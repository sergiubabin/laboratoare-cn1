==> flow/design.v <==
`timescale 1ns / 1ps
module AdunaScadeMantisele(mantise, semn, operatie, mantisa_out);
    input wire [21:0] mantise;
    input wire semn, operatie;
    output reg [11:0] mantisa_out;
    reg [9:0] mantisa1, mantisa2;
    always @ (mantise)
        begin
            mantisa1 = mantise[20:11];
            mantisa2 = mantise[9:0];
            if(operatie == 1)
			     begin 
			         mantisa_out[10:0] = mantisa1 + ~mantisa2 + 1'b1;
			     end 
			 else 
			     begin 
			         mantisa_out[10:0] = mantisa1 + mantisa2;
			     end
			mantisa_out[11] = semn;	
        end
endmodule
`timescale 1ns / 1ps
module AjustareExponent (exponent, valoarea2, exponent_out);
	input wire [4:0] exponent;
	input wire valoarea2;
	output reg [4:0] exponent_out;
    always @ (exponent | valoarea2)
        begin
            if (valoarea2 == 1'b1)
                begin
                    exponent_out = exponent + 1'b1;		
                end
            else
                begin
                    exponent_out = exponent;
                end
        end
endmodule
`timescale 1ns / 1ps
module AlegeExponent(exponenti, exponent);
    input wire [9:0] exponenti;
    output reg [4:0] exponent;
    always @ (exponenti)
        begin
            exponent = exponenti[9:5];
        end
endmodule
`timescale 1ns / 1ps
module AliniereMantise(mantise, mantise_out, semn);
    input wire [27:0] mantise;
    output reg [21:0] mantise_out;
    output reg semn;
    reg [5:0] valoare;
	reg [10:0] mantisa1, mantisa2;
	reg semn1, semn2;
    always @ (mantise)
        begin
            valoare = mantise[27:22];
            mantisa1 = mantise[21:11];
			mantisa2 = mantise[10:0];
			semn1 = mantisa1[10];
			semn2 = mantisa2[10];
			mantisa1[10] = 1'b1;
			mantisa2[10] = 1'b1;
			semn = semn1 ^ semn2;
			if (valoare[5] == 1'b1)  
				begin
					mantisa2 = mantisa2 >> valoare[4:0];
					mantise_out = {mantisa1, mantisa2};
				end
			else if (valoare[5] == 1'b0)  
				begin
					mantisa1 = mantisa1 >> valoare[4:0];
					mantise_out = {mantisa2, mantisa1};
				end
        end
endmodule
`timescale 1ns / 1ps
module BandaAsamblare(clear, load, clk, A, B, operatie, Result, exp, mant, man2, val, mant_out);
    input clear, load, clk;
    input wire [15:0] A, B;
    input wire operatie;
    output wire [15:0] Result;
    output wire [9:0] exp;
    output wire [27:0] mant;
    output wire [21:0] man2;
    output wire [11:0] mant_out;
    output wire [5:0] val;
    wire [15:0]  A1, B1;
    wire [9:0] exponenti_0_in, exponenti_0_out;
    wire [27:0] mantise_0_in, mantise_0_out;
    Init init(clear, clk, A, B, A1, B1);
    Split split(A1, B1, exponenti_0_in, mantise_0_in);
    Exponentii e0(clear, load, clk, exponenti_0_in, exponenti_0_out);
    Mantisele m0(clear, load, clk, mantise_0_in, mantise_0_out);
    wire [5:0] valoare;  
    wire [9:0] exponenti_1_in, exponenti_1_out;
    wire [27:0] mantise_1_in, mantise_1_out;     
    ComparaExponenti comparaExponenti(exponenti_0_out, valoare, exponenti_1_in);
    Concatenare concatenare(mantise_0_out, valoare, mantise_1_in);
    Exponentii e1(clear, load, clk, exponenti_1_in, exponenti_1_out);
    Mantisele m1(clear, load, clk, mantise_1_in, mantise_1_out);
    wire [4:0] exponenti_2_in, exponenti_2_out;
    wire [21:0] mantise_2_in, mantise_2_out;
    wire semn, operatie_2_out;
    AlegeExponent alegeExponent(exponenti_1_out, exponenti_2_in);
    AliniereMantise aliniereMantise(mantise_1_out, mantise_2_in, semn);
    Exponent e2(clear, load, clk, exponenti_2_in, exponenti_2_out);
    Mantisele m2(clear, load, clk, mantise_2_in, mantise_2_out);
    Exponent op2(clear, load, clk, operatie, operatie_2_out);
    wire [4:0] exponent_3_out;
    wire [11:0] mantise_3_in, mantise_3_out;
    AdunaScadeMantisele adunaScadeMantisele(mantise_2_out, semn, operatie_2_out, mantise_3_in);
    Exponent e3(clear, load, clk, exponenti_2_out, exponent_3_out);
    Mantisa m3(clear, load, clk, mantise_3_in, mantise_3_out);
    wire [4:0] exponent_4_in, exponent_4_out;
    wire [11:0] mantise_4_in, mantise_4_out;
    wire valoare2;
    Normalizare norm(mantise_3_out, valoare2, mantise_4_in);
    AjustareExponent ajustareExponent(exponent_3_out, valoare2, exponent_4_in);
    Exponent e4(clear, load, clk, exponent_4_in, exponent_4_out);
    Mantisa m4(clear, load, clk, mantise_4_in, mantise_4_out);
    assign exp = mantise_4_out;
    assign Result = {mantise_4_out[10], exponent_4_out, mantise_4_out[9:0]};
endmodule
`timescale 1ns / 1ps
module ComparaExponenti(exponenti, valoare, exponenti_out);
    input wire [9:0] exponenti;
    output reg [5:0] valoare;
    output reg [9:0] exponenti_out;
    reg [4:0] exp1, exp2;
    always @ (exponenti)
        begin
            exp1 = exponenti[9:5];
            exp2 = exponenti[4:0];
            valoare = 5'b0;
            exponenti_out = 10'b0;
            if(exp1 > exp2)
                begin
                    valoare[4:0] = exp1 - exp2;
                    valoare[5] = 1'b1;
                    exponenti_out = {exp1, exp2};
                end
            else if (exp2 > exp1)
                begin
                    valoare[4:0] = exp2 - exp1;
                    valoare[5] = 1'b0;
                    exponenti_out = {exp2, exp1};
                end
        end
endmodule
`timescale 1ns / 1ps
module Concatenare(mantise, valoare, out);
    input wire [21:0] mantise;
    input wire [5:0] valoare;
    output reg [27:0] out;
    always @ (valoare)
        begin
            out = {valoare, mantise};
        end
endmodule
`timescale 1ns / 1ps
module Exponent(clear, load, clk, exponent, exponent_out);
    input clear, load, clk;
    input wire [4:0] exponent;
    output reg [4:0] exponent_out;
    always @(posedge clk)
        begin
            if(clear)
                exponent_out <= 0;
            else
                if(load)
                    exponent_out <= exponent;
        end
endmodule
`timescale 1ns / 1ps
module Exponentii(clear, load, clk, exponenti, exponenti_out);
    input clear, load, clk;
    input wire [9:0] exponenti;
    output reg [9:0] exponenti_out;
    always @(posedge clk)
        begin
                    exponenti_out <= exponenti;
        end
endmodule
`timescale 1ns / 1ps
module Init(clear, clk, A, B, A_out, B_out);
    input clear, clk;
    input wire [15:0] A, B;
    output reg [15:0] A_out, B_out;
    always @(posedge clk)
        begin
            if(clear)
                begin
                    A_out <= 0;
                    B_out <= 0;
                end
            else
                begin
                    A_out <= A;
                    B_out <= B;
                end
        end
endmodule
`timescale 1ns / 1ps
module Mantisa(clear, load, clk, mantisa, mantisa_out);
    input clear, load, clk;
    input wire [11:0] mantisa;
    output reg [11:0] mantisa_out;
    always @(posedge clk)
        begin
            if(clear)
                mantisa_out <= 0;
            else
                if(load)
                    mantisa_out <= mantisa;
        end
endmodule
`timescale 1ns / 1ps
module Mantisele(clear, load, clk, mantise, mantise_out);
    input clear, load, clk;
    input wire [27:0] mantise;
    output reg [27:0] mantise_out;
    always @(posedge clk)
        begin
            if(clear)
                mantise_out <= 0;
            else
                if(load)
                    mantise_out <= mantise;
        end
endmodule
`timescale 1ns / 1ps
module Normalizare (mantise, valoare, mantisa_out);
	input wire [11:0] mantise;
	output reg valoare;
	output reg [10:0] mantisa_out;
	reg [9:0] mantisa;
	reg depasire;
	reg semn;
    always @ (mantise)
        begin
            semn = mantise[11];
            depasire = mantise[10];
            mantisa = mantise[9:0];
            valoare = 1'b0;
            if(depasire == 1'b1)
                begin
                    mantisa_out[9:0] = mantisa >> 1'b1;
                    valoare = 1'b1;
                end
            else
                begin
                    mantisa_out = mantisa;
                end
            mantisa_out[10] = semn;
        end
endmodule
`timescale 1ns / 1ps
module Split(A, B, exponenti, mantise);
    input [15:0] A, B;
    output reg [9:0] exponenti;
    output reg [21:0] mantise;
    reg semn1, semn2;
    reg [4:0] exp1, exp2;
    reg [10:0] mant1, mant2;
    always @ (A | B)
        begin
            semn1 = A[15];
            semn2 = B[15];
            exp1 = A[14:10];
            exp2 = B[14:10];
            mant1[9:0] = A[9:0];
            mant2[9:0] = B[9:0];
            mant1[10] = semn1;
            mant2[10] = semn2;
            exponenti = {exp1, exp2};
            mantise = {mant1, mant2}; 
        end   
endmodule
* From RTL to reports: BandaAsamblare
Tool output for the design above, in the order of the flow. Line numbers count from 1 in the design file above. Operators: Yosys type, input widths -> output width; for muxes data width and select width s. Cell names lack the library's common part. Not given: n/a
Set-up: top BandaAsamblare, clock input clk, cell library sky130hd, timing corner tt_025C_1v80

* Elaborated design
Counts by Yosys on the flattened word-level netlist (proc, flatten, opt, wreduce; memories kept). Register bits leave out memories and registers merged into their read ports (data or address); mux counts leave out enables and synchronous resets folded into registers. Print and check cells are left out. Cells with the same type and inputs are merged into one.
Word-level totals: register bits 162, bits in latches 0, bits in writable memories 0, memory bits (read-only) 0, word width x clocked read ports 0, memory cells 0, bits of input ports 36, output and inout port bits 94, cells after elaboration 35
Operators by class: $add $sub $neg 6, $mul 0, div/mod/pow operators 0, $lt $le $gt $ge 2, equal/unequal tests 0, shifts and indexed selects 2, muxes and demuxes 10, bitwise gates (word level) 2, reductions and logical operators 0
Operator list (number):
- $mux 10 | 3
- $shr 11x5->11 | 2
- $mux 21 | 1
- $mux 5 | 3
- $add 10x10->11 | 1
- $add 10x11->11 | 1
- $not 10->11 | 1
- $add 11x1->11 const B | 1
- $mux 11 | 1
- $sub 5x5->5 | 2
- $gt 5x5->1 | 2
- $add 5x1->5 const B | 1
- $mux 1 | 2
- $xor 1x1->1 | 1

* Logic depth
Yosys ltp: most cells in a row. Word level: on the elaborated netlist, between registers, memories and ports. Mapped: between sequential cells and ports; inverters and the memories' decode and read muxes count.
Logic depth: depth after elaboration 4, ABC_AREA 0, depth in mapped cells 10, gate-level depth less buffers 10

* After synthesis
The flow's flattened synthesis, as Yosys stat reports it; memories are mapped. The netlist is that of the ABC_AREA named above (0 if unset); the other value can give another one.
Cells by type:
- dfxtp_1 | number 156, area in all 3.12E+03 sq um
- mux2i_1 | number 87, area in all 870.835 sq um
- buf_4 | number 80, area in all 600.576 sq um
- nor2_1 | number 126, area in all 472.954 sq um
- ha_1 | number 31, area in all 387.872 sq um
- a211oi_1 | number 33, area in all 247.738 sq um
- nor2b_1 | number 37, area in all 231.472 sq um
- mux4_2 | number 9, area in all 202.694 sq um
- inv_1 | number 34, area in all 127.622 sq um
- clkbuf_1 | number 30, area in all 112.608 sq um
- a21oi_1 | number 20, area in all 100.096 sq um
- nand2_1 | number 24, area in all 90.086 sq um
- fa_1 | number 4, area in all 80.077 sq um
- xnor2_1 | number 9, area in all 78.826 sq um
- o21ai_0 | number 13, area in all 65.062 sq um
- buf_6 | number 5, area in all 56.304 sq um
- a22o_2 | number 5, area in all 50.048 sq um
- buf_2 | number 9, area in all 45.043 sq um
Not listed: further types 47, cells in them 89.
Synthesis totals: cell count 801, chip area (Yosys) 7657.3 sq um, sequential area 3123.0 sq um, flip-flop cells 156, buffers 125
By module: a second synthesis without flattening, with its own total; a netlist apart from the flattened one above.
Second synthesis, totals: cells (unflattened synthesis) 966, area total of the unflattened synthesis 9609.2 sq um
Rows give one instance, submodules left out.
Modules:
- Mantisele | instances 3, cells 90, area 1012.2 sq um, sequential area 560.5 sq um
- AdunaScadeMantisele | instances 1, cells 123, area 898.4 sq um, sequential area 0.0 sq um
- Init | instances 1, cells 67, area 863.3 sq um, sequential area 640.6 sq um
- AliniereMantise | instances 1, cells 91, area 843.3 sq um, sequential area 0.0 sq um
- Mantisa | instances 2, cells 38, area 420.4 sq um, sequential area 240.2 sq um
- Exponent | instances 4, cells 16, area 180.2 sq um, sequential area 100.1 sq um
- ComparaExponenti | instances 1, cells 89, area 683.2 sq um, sequential area 0.0 sq um
- BandaAsamblare | instances 1, cells 79, area 589.3 sq um, sequential area 0.0 sq um
- Exponentii | instances 2, cells 10, area 200.2 sq um, sequential area 200.2 sq um
- Split | instances 1, cells 32, area 240.2 sq um, sequential area 0.0 sq um
- Concatenare | instances 1, cells 28, area 210.2 sq um, sequential area 0.0 sq um
- Normalizare | instances 1, cells 13, area 170.2 sq um, sequential area 0.0 sq um
- AjustareExponent | instances 1, cells 9, area 75.1 sq um, sequential area 0.0 sq um
- AlegeExponent | instances 1, cells 5, area 37.5 sq um, sequential area 0.0 sq um

* Timing after synthesis
Path of least setup slack by OpenSTA after synthesis, without wires, with an ideal clock, recovery checks aside; 20% of the period is set as input and as output delay. Where synthesis merged equal registers, the netlist keeps one of their names.
Timing after synthesis: path type register -> register, start reg m2.mantise_out[0], end reg m3.mantisa_out[8], period 3020 ps, library setup time 120 ps, time at the first pin 0 ps, arrival 1990 ps, data required time 2900 ps, path slack 911 ps, delay of the path 2110 ps, driving pins on the path 10, path buffers 0, period reached after synthesis 2109 ps
"delay of the path" is the arrival time less input delay plus setup time. "driving pins on the path" counts driving pins, that of a launching flip-flop among them; a cell with two outputs on the path counts twice. "period reached after synthesis" is the clock period less the worst setup slack; recovery checks do not enter. This is arithmetic on one report: input and output delays are still those of the set period (20% each). Between the ends stands the longest chain of elaborated cells between them, by number of cells; it is not shown to be the way that was timed. Of several equally long chains one is given. A line is the first line of the expression or statement that the cell stems from. Yosys adds cells for indexed reads and writes and turns some case tables into memories.
On the way, after synthesis: path through dfxtp_1 ha_1 inv_1 fa_1 a21o_1 a221o_1 o31a_1 a2bb2oi_1 xor2_1 o21ai_1, cells in the longest elaborated chain 4, elaborated cells between the ends (all ways) 5, source lines of those cells 3, those cells by class add/sub (3); mux (1); logic (1)
Ends and longest elaborated chain, after synthesis:
- start: declaration | RTL line 223 | output reg [27:0] mantise_out;
- start: assignment | RTL line 227 | mantise_out <= 0;
- start: assignment | RTL line 230 | mantise_out <= mantise;
- $not 10->11 | RTL line 13 | mantisa_out[10:0] = mantisa1 + ~mantisa2 + 1'b1;
- $add 10x11->11 | RTL line 13
- $add 11x1->11 | RTL line 13
- $mux 11 | RTL line 11 | if(operatie == 1)
- end: assignment | RTL line 213 | mantisa_out <= 0;
- end: assignment | RTL line 216 | mantisa_out <= mantisa;
- end: declaration | RTL line 209 | output reg [11:0] mantisa_out;

* Timing after layout
Path of least setup slack in the final report of stored run 2 (OpenROAD, finished layout, wires in). Where an end is a register, its clock arrival counts in the times. The path's times are printed in steps of 10 ps; the period is the one set.
Timing after layout: path type register -> register, start reg m2.mantise_out[3], end reg m3.mantisa_out[8], period 2620 ps, library setup time 110 ps, time at the first pin 430 ps, arrival 2770 ps, data required time 2940 ps, path slack 170 ps, driving pins on the path 9, path buffers 0
Between the ends stands the longest chain of elaborated cells between them, by number of cells; it is not shown to be the way that was timed. Of several equally long chains one is given.
On the way, after layout: path through dfxtp_1 inv_1 ha_1 and3_1 a221o_1 o31a_1 a2bb2oi_1 xor2_1 o21ai_1, cells in the longest elaborated chain 4, elaborated cells between the ends (all ways) 5, source lines of those cells 3, those cells by class add/sub (3); mux (1); logic (1)
Ends and longest elaborated chain, after layout:
- start: declaration | RTL line 223 | output reg [27:0] mantise_out;
- start: assignment | RTL line 227 | mantise_out <= 0;
- start: assignment | RTL line 230 | mantise_out <= mantise;
- $not 10->11 | RTL line 13 | mantisa_out[10:0] = mantisa1 + ~mantisa2 + 1'b1;
- $add 10x11->11 | RTL line 13
- $add 11x1->11 | RTL line 13
- $mux 11 | RTL line 11 | if(operatie == 1)
- end: assignment | RTL line 213 | mantisa_out <= 0;
- end: assignment | RTL line 216 | mantisa_out <= mantisa;
- end: declaration | RTL line 209 | output reg [11:0] mantisa_out;

FLOW RESULTS
============

2 stored runs of BandaAsamblare in the flow (synthesis by Yosys, layout by OpenROAD, sky130hd cells), in arbitrary order. Constraints: input delay and output delay 20% of the set period each, output load 0.01 pF.
"achieved clock period" is the run's clock period less its worst setup slack. It is reckoned from that one timing run; input and output delays stay at 20% of the period that was set.
By "worst setup path time" is meant the share of the clock period that the worst setup path is allowed (20% is reserved at inputs, 20% at outputs), minus its slack. Clock arrival times at its registers enter into it.
"power" is the tool's figure for a default switching activity; nothing was simulated.
"worst setup path time" is known to 10 ps.
[stored run 1] settings: period_ns=2.67, CORE_UTILIZATION=72, PLACE_DENSITY_LB_ADDON=0.08, CORE_ASPECT_RATIO=0.8, CORE_MARGIN=3, CELL_PAD_IN_SITES_DETAIL_PLACEMENT=1, TNS_END_PERCENT=95, GPL_TIMING_DRIVEN=1, GPL_ROUTABILITY_DRIVEN=1, CTS_CLUSTER_DIAMETER=159, CAP_MARGIN=15, SLEW_MARGIN=20
[stored run 1] result: did not finish, placement stopped with DPL-0033
[stored run 2] settings: period_ns=2.62, CORE_UTILIZATION=18, PLACE_DENSITY=0.67, CELL_PAD_IN_SITES_DETAIL_PLACEMENT=2, TNS_END_PERCENT=15, CTS_CLUSTER_DIAMETER=309, CAP_MARGIN=0, CORE_MARGIN=2, SLEW_MARGIN=20
[stored run 2] result: chip area after synthesis (Yosys) 7657.3 sq um, die area 44207.2 sq um, standard-cell area of the final layout 9059.9 sq um, utilization 21.6 %, worst setup slack after layout 172 ps, total negative slack 0 ps, worst hold slack 330 ps, power 5766 µW, achieved clock period 2448 ps, worst setup path time 2450 ps, worst setup path kind register -> register
