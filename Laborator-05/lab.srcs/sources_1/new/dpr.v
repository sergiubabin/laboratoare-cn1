==> flow/design.v <==
`timescale 1ns / 1ps
module dpr#(parameter biti = 32)(
    input clk, we_a, we_b,
    input[2:0] addr_a, addr_b,
    input[biti-1:0] d_in_a, d_in_b,
    output[biti-1:0] d_out_a, d_out_b
    );
    reg d_out_a, d_out_b;
    reg[biti-1:0] ram_vec[15:0];
    reg[2:0] read_addr_a, read_addr_b;
    always@(posedge clk)
    begin
        if (we_a)
            ram_vec[addr_a] <= d_in_a;
        d_out_a <= ram_vec[addr_a];
    end
    always@(posedge clk)
    begin
        if (we_b)
            ram_vec[addr_b] <= d_in_b;
        d_out_b <= ram_vec[addr_b];
    end
endmodule
-- Tool chain data of dpr
Tool output for the design above, in the order of the flow.
Lines are those of the file above, counted from 1.
Operators: Yosys type, input widths -> output width; for muxes data width and select width s.
Library cell names are shortened.
The mark -- stands for no value.
- top module: dpr
- clock: clk
- cell library: sky130hd
- library corner: tt_025C_1v80

-- Elaborated design
Source: Yosys, flattened and elaborated, memories not mapped. Widths are those after wreduce; folded enables and synchronous resets count as part of the registers. Registers that Yosys merges into a memory's read port (data or address) are not register bits. Print and check cells do not count. Equal cells are merged and count once.
Yosys's memory passes give these memory sizes; they may raise the number of words (mostly to a power of two), join words into wider ones and drop unused or constant bits.
- bits in registers at 0
- output and inout bits at 64
- memories at 1
- bits in writable memories at 512
- elaborated cells: 7
- noted bits of input ports: 73
- clocked read ports x word width: 64
- multiplexer cells: 6
- memories (memory ; depth ; bits a word ; read ports ; wr ports ; RTL line ; RTL):
    ram_vec ; 16 ; 32 ; 2 ; 2 ; 9 ; reg[biti-1:0] ram_vec[15:0];
- operator list (operator ; count):
    $mux 32 ; 2
    $mux 4 ; 2
    $mux 1 ; 2

-- Longest topological paths
Longest topological path by Yosys (ltp), each cell counted once; first at word level (registers and memories cut), then after technology mapping (sequential cells cut; the memories' decode and read muxes count).
- word-level depth: 1
- ABC_AREA at 0
- mapped depth: 6
- depth with buffers taken out at 2

-- Synthesis result
Source: synth_stat.txt of the flow (Yosys; design flattened, memories mapped). It holds for the ABC_AREA given above (unset counts as 0); a run with the other value may have another netlist.
- cell types (type ; count ; total area (um^2)):
    edfxtp_1 ; 256 ; 7.69E+03
    mux2_2 ; 307 ; 3.46E+03
    mux4_2 ; 128 ; 2.88E+03
    dfxtp_1 ; 64 ; 1.28E+03
    buf_2 ; 34 ; 170.163
    mux2_1 ; 13 ; 146.39
    buf_6 ; 8 ; 90.086
    buf_4 ; 10 ; 75.072
    nand4b_4 ; 2 ; 47.546
    buf_12 ; 2 ; 40.038
    clkbuf_1 ; 10 ; 37.536
    nor4bb_1 ; 3 ; 30.029
    o21bai_1 ; 4 ; 30.029
    nor4b_4 ; 1 ; 23.773
    nand4_4 ; 1 ; 21.27
    o21ai_0 ; 4 ; 20.019
    nand2b_1 ; 3 ; 18.768
    nand4b_2 ; 1 ; 15.014
Not listed: further types 3, cells in them 6.
- noted area of sequential cells: 8968.6 um^2
- cells in the netlist at 857
- synthesis area at 16099.2 um^2
- flip-flop cells at 320
- buffer cells at 67

-- Path before layout
Path of least setup slack by OpenSTA after synthesis, without wires, with an ideal clock, recovery checks aside; 20% of the period is set as input and as output delay. Where synthesis merged equal registers, the netlist keeps one of their names.
- path type: input -> register
- start point: in addr_b[2]
- end point: mem ram_vec[7][0]
- period at 5.85 ns
- data required time at 5.384 ns
- external input delay at 1.170 ns
- library setup time at 0.466 ns
- arrival: 4.182 ns
- path buffers: 2
- slack at 1.203 ns
- noted driving pins on the path: 4
- delay of the path: 3.478 ns
- time at the first pin: 1.170 ns
- period reached after synthesis at 4.647 ns
"delay of the path" is the arrival time less input delay plus setup time.
"driving pins on the path": output pins that drive a net of the path, with the launching flip-flop's if there is one; two outputs of one cell count as two.
"period reached after synthesis" = period - worst setup slack (recovery checks aside). The figure is calculated, with input and output delays left at 20% of the set period.
Between the ends stands the longest chain of elaborated cells between them, by number of cells; it is not shown to be the way that was timed. Of several equally long chains one is given.
Each line given opens the expression or statement behind the cell; cells for indexed reads and writes are added by Yosys, which also makes memories of some case tables.
- cell sequence: clkbuf_1 > clkbuf_1 > nand2_1 > o21ai_0
- length of the longest elaborated chain: 1
- noted elaborated cells between the ends (all ways): 1
- noted source lines of those cells: 1
- classes of those cells: mux (1)
- RTL lines, path after synthesis (what ; RTL line ; RTL):
    start, declared ; 4 ; input[2:0] addr_a, addr_b,
    $mux 4 ; 19 ; if (we_b)
    end, declared ; 9 ; reg[biti-1:0] ram_vec[15:0];

-- Path in the finished layout
Path of least setup slack in the final report of run 2 (OpenROAD, finished layout, wires in). Where an end is a register, its clock arrival counts in the times.
- path type: input -> register
- start point: in addr_b[2]
- end point: mem ram_vec[7][3]
- path buffers: 4
- time at the first pin: 1.42 ns
- slack at 3.24 ns
- external input delay at 1.42 ns
- period at 7.12 ns
- arrival: 4.17 ns
- data required time at 7.42 ns
- noted driving pins on the path: 6
- library setup time at 0.24 ns
Between the ends stands the longest chain of elaborated cells between them, by number of cells; it is not shown to be the way that was timed. Of several equally long chains one is given.
- cell sequence: clkbuf_1 > clkbuf_1 > nand2_1 > o21ai_4 > buf_16 > buf_16
- length of the longest elaborated chain: 1
- noted elaborated cells between the ends (all ways): 1
- noted source lines of those cells: 1
- classes of those cells: mux (1)
- RTL lines, path after layout (what ; RTL line ; RTL):
    start, declared ; 4 ; input[2:0] addr_a, addr_b,
    $mux 4 ; 19 ; if (we_b)
    end, declared ; 9 ; reg[biti-1:0] ram_vec[15:0];

Ticket comment

Stored flow runs of dpr (2 of them; Yosys, OpenROAD, sky130hd). They differ in their settings and are not a sequence. Constraints: input delay and output delay 20% of the set period each, output load 0.01 pF.
"period achieved" = clock period - worst setup slack. The figure is calculated, with input and output delays left at 20% of the set period.
"worst path time" means the part of the period allowed to the worst setup path (the constraints hold back 20% at inputs and 20% at outputs) less its slack; where the path has registers, the arrival times of their clocks count too.
"total power of the final layout": no workload was simulated; the value follows from the tool's default switching activity.

Run 1

==> flow/run.sh <==
#!/bin/bash
# the make line also repeats the synthesis and layout settings of config.mk as NAME=value (left out here)
make -C /OpenROAD-flow-scripts/flow DESIGN_CONFIG=/design/flow/config.mk WORK_HOME=/design/flow/orfs CLKGATE_MAP_FILE= finish
==> flow/config.mk <==
export PLATFORM = sky130hd
export DESIGN_NAME = dpr
export DESIGN_NICKNAME = dpr
export VERILOG_FILES = /design/flow/design.v
export SDC_FILE = /design/flow/constraint.sdc
export NUM_CORES = 4
export LEC_CHECK = 0
export CAP_MARGIN = 20
export CELL_PAD_IN_SITES_DETAIL_PLACEMENT = 2
export CORE_MARGIN = 2
export CORE_UTILIZATION = 72
export PLACE_DENSITY_LB_ADDON = 0.27
export SLEW_MARGIN = 10
==> flow/constraint.sdc <==
create_clock -name core_clock -period 7.4 [get_ports {clk}]
set_input_delay 1.4800 -clock core_clock [delete_from_list [all_inputs] [get_ports {clk}]]
set_output_delay 1.4800 -clock core_clock [all_outputs]
set_load 0.01 [all_outputs]

Run 1: unfinished; error DPL-0033 in placement.

Run 2

==> flow/run.sh <==
#!/bin/bash
# the make line also repeats the synthesis and layout settings of config.mk as NAME=value (left out here)
make -C /OpenROAD-flow-scripts/flow DESIGN_CONFIG=/design/flow/config.mk WORK_HOME=/design/flow/orfs CLKGATE_MAP_FILE= finish
==> flow/config.mk <==
export PLATFORM = sky130hd
export DESIGN_NAME = dpr
export DESIGN_NICKNAME = dpr
export VERILOG_FILES = /design/flow/design.v
export SDC_FILE = /design/flow/constraint.sdc
export NUM_CORES = 4
export LEC_CHECK = 0
export CAP_MARGIN = 30
export CELL_PAD_IN_SITES_DETAIL_PLACEMENT = 1
export CORE_ASPECT_RATIO = 0.54
export CORE_MARGIN = 3
export CORE_UTILIZATION = 19
export CTS_CLUSTER_DIAMETER = 340
export CTS_CLUSTER_SIZE = 89
export GPL_TIMING_DRIVEN = 0
export SLEW_MARGIN = 20
==> flow/constraint.sdc <==
create_clock -name core_clock -period 7.12 [get_ports {clk}]
set_input_delay 1.4240 -clock core_clock [delete_from_list [all_inputs] [get_ports {clk}]]
set_output_delay 1.4240 -clock core_clock [all_outputs]
set_load 0.01 [all_outputs]

Measured in run 2:
- noted the post-synthesis cell area: 16099.2 um^2
- die area at 88428.2 um^2
- standard-cell area of the final layout: 19545.0 um^2
- post-layout utilization at 23.6 %
- lowest setup slack at 3.244 ns
- noted the final setup TNS: 0.000 ns
- worst-case hold slack at 0.688 ns
- noted the total power of the final layout: 3712 uW
- period achieved: 3.876 ns
- worst path time: 2.45 ns
- worst setup path kind: input -> register
